==> flow/design.v <==
`timescale 1ns / 1ps
module CapturaMensaje(
	 input wire clk,
	 input wire rst,
	 input wire data_in,
	 output reg Listo,
	 output reg CS,
	 output wire [15:12] Zeros,
    output wire [11:0] Dato
    );
reg [1:0] act_state, next_state;  
reg [3:0] cont_act, cont_next;  
reg [15:0] bus_act, bus_next; 
always @ (posedge clk, posedge rst) 
	if(rst)  
		begin
			act_state <= 2'b00;
			cont_act <= 4'b0;
			bus_act <= 16'b0;
		end
	else  
		begin
			act_state <= next_state;
			cont_act <= cont_next;
			bus_act <= bus_next;
		end
always @ (negedge clk )
begin
	next_state = act_state; 
	Listo = 1'b0;
	cont_next = cont_act;
	bus_next = bus_act;
	CS=1'b1;
	case (act_state)  
		2'b00:  
					begin
					CS=1'b0;
					bus_next = {bus_act[14:0],data_in};
					cont_next = 4'b1111; 
					next_state = 2'b01; 
					end
		2'b01: 
					begin
					CS=1'b0;
					bus_next = {bus_act[14:0],data_in}; 
					if (cont_act==0) 
						next_state = 2'b10;
					else 
						cont_next = cont_act - 1'b1; 
					end
		2'b10:  
			begin
				next_state = 2'b00;  
				CS=1'b1;
				Listo = 1'b1;  
			end
		endcase
end
assign Dato = bus_act [11:0]; 
assign Zeros = bus_act [15:12]; 	
endmodule
==> Step by step through the tools: CapturaMensaje <==
What the tools print for CapturaMensaje, step after step.
Lines are those of the file above, counted from 1.
{ "setup": {"design": "CapturaMensaje", "clock": "clk", "library": "sky130hd", "lib_corner": "tt_025C_1v80"} }

==> Elaborated design <==
Counts by Yosys on the flattened word-level netlist (proc, flatten, opt, wreduce; memories kept). Register bits leave out memories and registers merged into their read ports (data or address); mux counts leave out enables and synchronous resets folded into registers. Print and check cells are left out. Cells with the same type and inputs are merged into one.
{ "classes": {"addsub": 1, "eq_ne": 2, "muxes": 7, "reduce_logical": 3} }
{ "ops": {"columns": ["op", "n"], "rows": [
  ["2-to-1 mux 16 bit", 1],
  ["parallel mux 4 bit (select 2 bit)", 1],
  ["parallel mux 2 bit (select 3 bit)", 1],
  ["subtractor 4 x 1 -> 4 bit with constant B", 1],
  ["zero test 4 bit", 1],
  ["2-to-1 mux 4 bit", 1],
  ["equality test 2 x 1 -> 1 bit with constant B", 1],
  ["equality test 2 bit with constant B", 1],
  ["zero test 2 bit", 1],
  ["OR reduction 2 bit", 1],
  ["2-to-1 mux 2 bit", 1],
  ["2-to-1 mux 1 bit", 2]
]} }
{ "word_totals": {"reg_bits": 46, "in_bits": 3, "out_inout_bits": 18, "word_cells": 21} }

==> Longest topological paths <==
Yosys ltp: most cells in a row. Word level: on the elaborated netlist, between registers, memories and ports. Mapped: between sequential cells and ports; inverters and the memories' decode and read muxes count.
{ "depth": {"ltp_word": 3, "ABC_AREA": 0, "mapped_depth": 5} }

==> Synthesis result <==
The flow's flattened synthesis, as Yosys stat reports it; memories are mapped. The netlist is that of the ABC_AREA named above (0 if unset); the other value can give another one.
Totals and module areas in this step are rounded.
{ "types": {"columns": ["cell", "n", "type_area_um2"], "rows": [
  ["sky130_fd_sc_hd__dfrtp_1", 22, 550.528],
  ["sky130_fd_sc_hd__dfxtp_1", 24, 480.461],
  ["sky130_fd_sc_hd__mux2_2", 16, 180.173],
  ["sky130_fd_sc_hd__inv_1", 7, 26.275],
  ["sky130_fd_sc_hd__nor2_1", 4, 15.014],
  ["sky130_fd_sc_hd__o21ai_0", 3, 15.014],
  ["sky130_fd_sc_hd__ha_1", 1, 12.512],
  ["sky130_fd_sc_hd__nor2b_1", 2, 12.512],
  ["sky130_fd_sc_hd__buf_6", 1, 11.261],
  ["sky130_fd_sc_hd__nand4bb_1", 1, 11.261],
  ["sky130_fd_sc_hd__a21oi_1", 2, 10.01],
  ["sky130_fd_sc_hd__a311oi_1", 1, 8.758],
  ["sky130_fd_sc_hd__and4_1", 1, 8.758],
  ["sky130_fd_sc_hd__o31a_1", 1, 8.758],
  ["sky130_fd_sc_hd__a21boi_0", 1, 7.507],
  ["sky130_fd_sc_hd__a31oi_1", 1, 6.256],
  ["sky130_fd_sc_hd__or3_1", 1, 6.256],
  ["sky130_fd_sc_hd__buf_2", 1, 5.005]
]} }
Not listed: further types 2, cells in them 2.
{ "synth_totals": {"mapped_cells": 92, "mapped_area_um2": 1390, "seqArea_um2": 1030, "flip_flops": 46} }

Module CapturaMensaje, platform sky130hd: 2 stored runs of the flow (Yosys, OpenROAD) with differing settings, in no particular order. Input and output delays are each 20% of the period that was set; the output load is 0.01 pF.
"final_power_uw" is the tool's figure for a default switching activity; nothing was simulated.
Measured values are rounded.
[
  {
    "run": "record 1",
    "settings": { "period_ns": 4.11, "CORE_UTILIZATION": 16, "PLACE_DENSITY_LB_ADDON": 0.22, "GPL_TIMING_DRIVEN": 0, "CAP_MARGIN": 10, "MIN_ROUTING_LAYER": "met1", "CORE_MARGIN": 2, "SLEW_MARGIN": 20 },
    "results": { "tns_ns": 0.000, "cell_area_final_um2": 1900, "fin_ws_ns": 0.409, "design_die_area_um2": 9420, "fin_util_pct": 22.9, "synth_chip_area_um2": 1390, "final_power_uw": 874 }
  },
  {
    "run": "record 2",
    "settings": { "period_ns": 4.15, "CORE_UTILIZATION": 44, "PLACE_DENSITY_LB_ADDON": 0.05, "CORE_ASPECT_RATIO": 0.77, "CORE_MARGIN": 5, "CELL_PAD_IN_SITES_GLOBAL_PLACEMENT": 1, "CELL_PAD_IN_SITES_DETAIL_PLACEMENT": 2, "ABC_AREA": 0, "CTS_CLUSTER_SIZE": 42, "CTS_CLUSTER_DIAMETER": 115, "CAP_MARGIN": 30, "SLEW_MARGIN": 5, "MAX_ROUTING_LAYER": "met5" },
    "results": { "fin_ws_ns": 0.209, "design_die_area_um2": 4380, "synth_chip_area_um2": 1390, "cell_area_final_um2": 1850, "tns_ns": 0.000, "final_power_uw": 1040, "fin_util_pct": 63.1 }
  }
]
